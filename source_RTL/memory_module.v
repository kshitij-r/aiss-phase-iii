==> flow/design.v <==
module memory_module
	#( 
	)
	(
		input clk,
		input [255:0] data_in,
		input [4:0] address,
		input write_en,
		input read_en,
		input rst,
		input enable,
		output reg [255:0] data_out,
		output reg served
	);
	reg [255:0] ram [7:0];
	reg [255:0] temp_data;
	reg [1:0] count;
	integer i;
	initial begin
		count = 0;
		ram[0] = 'h33a344a35afd82155e5a6ef2d092085d704dc70561dde45d27962d79ea56a24a;
		ram[1] = 256'hBFD6A48E497ACE3E68CEF97A5CE0E75340E85A30136F9E8ABC19C9860EEF5D4F;
		ram[2] = 'h988b6a57b75f5696f01b8207b1c99bc888b4a2421a0ab4b29bd302f5b8a93348;
		ram[3] = 'h4893565d146d9fa19dc850e0c409b2a62ec5cb53eea4d4719c93a882f988284e;
		ram[4] = 'hcabc36e4f52fcd1a8b62d82d975e4c8595da7f6df52e2143174c3dc8b3870e03;
		ram[5] = 'hc3e0fed656de0ab97d4c2e2f8798ff16c8c4ac54192046fc72debd8e4fd801e5;
		ram[6] = 'h4b05ec8a48c0e8e779b01ff6f0ef2013f37b1a89f3cf92b63ec96a3bb0da265d;
		ram[7] = 'b0000;
	end
	always@(posedge clk)
	begin
		if (rst) begin
			count <= 0;
		end
		else begin
				count <= count + 1;
				if (write_en) begin
					ram[address] <= data_in;
				end
				if (read_en) begin
					temp_data <= ram[address];
				end
				else begin
					temp_data <= 'h0;
				end
				if (count == 2) begin
					served <= 1;
					count <= 0;
				end
				else begin
					served <= 0;
				end
				data_out <= temp_data;
		end
	end
endmodule
# ---- Reports on memory_module
# The steps from the RTL of memory_module to its reports follow in flow order.
# Line numbers count from 1 in the design file above.
# The mark -- stands for no value.
dict set report design {
  top_module {memory_module}
  clock_port {clk}
  library {sky130hd}
  pvt_corner {tt_025C_1v80}
}

# ---- Word level
# Yosys after proc, flatten, opt, wreduce and memory -nomap, before mapping. Enables and synchronous resets that opt folds into registers are not counted as muxes. Memory bits, and registers merged into a memory's read port (data or address), are not among the register bits. Print and check cells are not counted. Equal cells are merged and count once.
# Yosys's memory passes give these memory sizes; they may raise the number of words (mostly to a power of two), join words into wider ones and drop unused or constant bits.
dict set report classes {
  n_addsub 1
  mul 0
  div 0
  compare 0
  equal 1
  shifts 0
  mux 7
  bitwise 0
  n_reduce_logical 3
}
# cell count
set op_table {}
lappend op_table {{two-way mux 256 bit} 2}
lappend op_table {{two-way mux 3 bit} 2}
lappend op_table {{two-way mux 1 bit} 3}
lappend op_table {{logical NOT 1 bit} 2}
lappend op_table {{adder 2 x 1 -> 2 bit (second input constant)} 1}
lappend op_table {{equality test 2 bit (second input constant)} 1}
lappend op_table {{OR reduction 2 bit} 1}
dict set report word_totals {
  ff_bits 259
  latchBits 0
  ramBits 2048
  rom_bits 0
  clocked_rd_ports_x_width 256
  n_memories 1
  output_inout_bits 257
}
# memory size width read_ports write_ports line_no
set memory_table {}
lappend memory_table {ram 8 256 1 1 15} ;# reg [255:0] ram [7:0];

# ---- Longest topological paths
# Depth = most cells in a row (Yosys ltp): at word level without a register or memory, in the mapped netlist without a sequential cell, where the memories' decode and read muxes count.
dict set report logic_depth {
  ltp_word 2
  ABC_AREA 0
  ltp_mapped 9
  depth_no_buf 4
}

# ---- Netlist
# The flow's flattened synthesis, as Yosys stat reports it; memories are mapped. The netlist is that of the ABC_AREA named above (0 if unset); the other value can give another one.
# Totals and module areas in this step are rounded.
dict set report mapped {
  stdcells 4888
  yosys_area_um2 94500
  ffs 2563
  n_buf 353
}
# type count type_area_um2
set by_type {}
lappend by_type {sky130_fd_sc_hd__edfxtp_1 2561 7.69E+04}
lappend by_type {sky130_fd_sc_hd__a221oi_1 497 4.35E+03}
lappend by_type {sky130_fd_sc_hd__mux4_2 140 3.15E+03}
lappend by_type {sky130_fd_sc_hd__nor2b_1 246 1.54E+03}
lappend by_type {sky130_fd_sc_hd__o2bb2ai_1 175 1532.72}
lappend by_type {sky130_fd_sc_hd__a21boi_0 176 1.32E+03}
lappend by_type {sky130_fd_sc_hd__mux2i_1 99 990.95}
lappend by_type {sky130_fd_sc_hd__o21ai_0 175 875.84}
lappend by_type {sky130_fd_sc_hd__clkbuf_1 206 773.242}
lappend by_type {sky130_fd_sc_hd__nor2_1 186 698.17}
lappend by_type {sky130_fd_sc_hd__nand2_1 179 671.894}
lappend by_type {sky130_fd_sc_hd__buf_2 117 585.562}
lappend by_type {sky130_fd_sc_hd__a221oi_2 30 450.432}
lappend by_type {sky130_fd_sc_hd__buf_6 10 112.608}
lappend by_type {sky130_fd_sc_hd__a211oi_1 10 75.072}
lappend by_type {sky130_fd_sc_hd__o221ai_1 8 70.067}
lappend by_type {sky130_fd_sc_hd__o21a_1 9 67.565}
lappend by_type {sky130_fd_sc_hd__buf_1 17 63.811}
# Not listed: further types 19, cells in them 47.

# ---- Path before layout
# Source: OpenSTA report_checks on the synthesized netlist (no wires, ideal clock, input and output delay 20% of the period each), path of least setup slack; recovery checks are left aside. Register names are those of the netlist, which keeps one name where synthesis merged equal registers.
dict set report synth_timing {
  path_kind {input port to flip-flop}
  from {input rst}
  to {memory ram[3][0]}
  tclk_ns 31.4
  setup_time_ns 0.875
  launch_ns 6.280
  arrival_time_ns 28.608
  slack_ns 1.917
  path_delay_ns 23.203
  path_stages 3
  period_less_setup_slack_ns 29.483
}
# "path_delay_ns" is the arrival time less input delay plus setup time.
# "path_stages" counts driving pins, that of a launching flip-flop among them; a cell with two outputs on the path counts twice.
# "period_less_setup_slack_ns" is the clock period less the worst setup slack; recovery checks do not enter. This is arithmetic on one report: input and output delays are still those of the set period (20% each).
# The rows between start and end are the longest chain of elaborated cells between them; the timing report does not say that the signal goes this way. Where chains are equally long, one stands for them.
# Each line given opens the expression or statement behind the cell; cells for indexed reads and writes are added by Yosys, which also makes memories of some case tables.
# The path ends at the enable pin of a flip-flop; only ways to that pin are counted.
dict set report synth_between {
  cell_sequence {sky130_fd_sc_hd__inv_1 > sky130_fd_sc_hd__nand3_1 > sky130_fd_sc_hd__nor2_1}
  elab_chain_len 1
  cone_cells 2
  lines_between 1
  cone_classes {mux (2)}
}
# element line_no
set synth_lines {}
lappend synth_lines {{from (decl)} 10} ;# input rst,
lappend synth_lines {{two-way mux 3 bit} 32} ;# if (rst) begin
lappend synth_lines {{to (decl)} 15} ;# reg [255:0] ram [7:0];

# ---- Worst path after layout
# From the final timing report of run 1: the path of least setup slack in the routed layout; clock arrival at registers is part of the times.
dict set report layout_timing {
  path_kind {input port to flip-flop}
  from {input rst}
  to {memory ram[1][95]}
  tclk_ns 36.4
  setup_time_ns 0.32
  launch_ns 7.28
  arrival_time_ns 11.66
  slack_ns 25.17
  path_stages 6
}
# The rows between start and end are the longest chain of elaborated cells between them; the timing report does not say that the signal goes this way. Where chains are equally long, one stands for them.
# The path ends at the enable pin of a flip-flop; only ways to that pin are counted.
dict set report layout_between {
  cell_sequence {sky130_fd_sc_hd__clkdlybuf4s50_1 > sky130_fd_sc_hd__inv_8 > sky130_fd_sc_hd__nand3_1 > sky130_fd_sc_hd__nor2_4 > sky130_fd_sc_hd__buf_4 > sky130_fd_sc_hd__buf_4}
  elab_chain_len 1
  cone_cells 2
  lines_between 1
  cone_classes {mux (2)}
}
# element line_no
set layout_lines {}
lappend layout_lines {{from (decl)} 10} ;# input rst,
lappend layout_lines {{two-way mux 3 bit} 32} ;# if (rst) begin
lappend layout_lines {{to (decl)} 15} ;# reg [255:0] ram [7:0];

Top module memory_module; platform sky130hd; tools Yosys and OpenROAD; 2 stored runs in no particular order. Input and output delays are each 20% of the period that was set; the output load is 0.01 pF.
"achieved_period_ns" means the clock period less the worst setup slack. The figure is calculated, with input and output delays left at 20% of the set period.
"worst_path_ns" = time allowed to the worst setup path (clock period - input delay - output delay, where it has them) - its slack; a late launch clock adds to it, a late capture clock takes from it.
"final_power_uw" rests on the timing tool's default activity at the inputs, not on a simulated workload.
Values from the reports are rounded here.

[flow] run 1: files
==> flow/run.sh <==
#!/bin/bash
# the make line also repeats the synthesis and layout settings of config.mk as NAME=value (left out here)
make -C /OpenROAD-flow-scripts/flow DESIGN_CONFIG=/design/flow/config.mk WORK_HOME=/design/flow/orfs CLKGATE_MAP_FILE= finish
==> flow/config.mk <==
export PLATFORM = sky130hd
export DESIGN_NAME = memory_module
export DESIGN_NICKNAME = memory_module
export VERILOG_FILES = /design/flow/design.v
export SDC_FILE = /design/flow/constraint.sdc
export NUM_CORES = 4
export LEC_CHECK = 0
export CAP_MARGIN = 20
export CELL_PAD_IN_SITES_GLOBAL_PLACEMENT = 0
export CORE_MARGIN = 2
export CORE_UTILIZATION = 67
export CTS_CLUSTER_DIAMETER = 361
export CTS_CLUSTER_SIZE = 86
export MIN_ROUTING_LAYER = met1
export PLACE_DENSITY_LB_ADDON = 0.03
export SLEW_MARGIN = 5
==> flow/constraint.sdc <==
create_clock -name core_clock -period 36.4 [get_ports {clk}]
set_input_delay 7.2800 -clock core_clock [delete_from_list [all_inputs] [get_ports {clk}]]
set_output_delay 7.2800 -clock core_clock [all_outputs]
set_load 0.01 [all_outputs]

[flow] run 1: metrics
[metrics] post_synth_area_um2 = 94500
[metrics] die_um2 = 144000
[metrics] final_cell_area_um2 = 103000
[metrics] layout_utilization_frac = 0.734
[metrics] setup_worst_slack_ns = 25.2
[metrics] setup_tns_ns = 0.000
[metrics] worst_hold_slack_ns = 0.441
[metrics] final_power_uw = 4630
[metrics] achieved_period_ns = 11.234
[metrics] worst_path_ns = 3.95
[metrics] critical_path_kind = input port to flip-flop

[flow] run 2: files
==> flow/run.sh <==
#!/bin/bash
# the make line also repeats the synthesis and layout settings of config.mk as NAME=value (left out here)
make -C /OpenROAD-flow-scripts/flow DESIGN_CONFIG=/design/flow/config.mk WORK_HOME=/design/flow/orfs CLKGATE_MAP_FILE= finish
==> flow/config.mk <==
export PLATFORM = sky130hd
export DESIGN_NAME = memory_module
export DESIGN_NICKNAME = memory_module
export VERILOG_FILES = /design/flow/design.v
export SDC_FILE = /design/flow/constraint.sdc
export NUM_CORES = 4
export LEC_CHECK = 0
export CAP_MARGIN = 20
export CORE_MARGIN = 2
export CORE_UTILIZATION = 15
export MIN_ROUTING_LAYER = met1
export PLACE_DENSITY_LB_ADDON = 0.24
export SETUP_SLACK_MARGIN = 5.0
export SLEW_MARGIN = 20
==> flow/constraint.sdc <==
create_clock -name core_clock -period 35.0 [get_ports {clk}]
set_input_delay 7.0000 -clock core_clock [delete_from_list [all_inputs] [get_ports {clk}]]
set_output_delay 7.0000 -clock core_clock [all_outputs]
set_load 0.01 [all_outputs]

[flow] run 2: metrics
[metrics] post_synth_area_um2 = 94500
[metrics] die_um2 = 637000
[metrics] final_cell_area_um2 = 120000
[metrics] layout_utilization_frac = 0.191
[metrics] setup_worst_slack_ns = 23.7
[metrics] setup_tns_ns = 0.000
[metrics] worst_hold_slack_ns = 0.380
[metrics] final_power_uw = 7120
[metrics] achieved_period_ns = 11.327
[metrics] worst_path_ns = 4.33
[metrics] critical_path_kind = input port to flip-flop
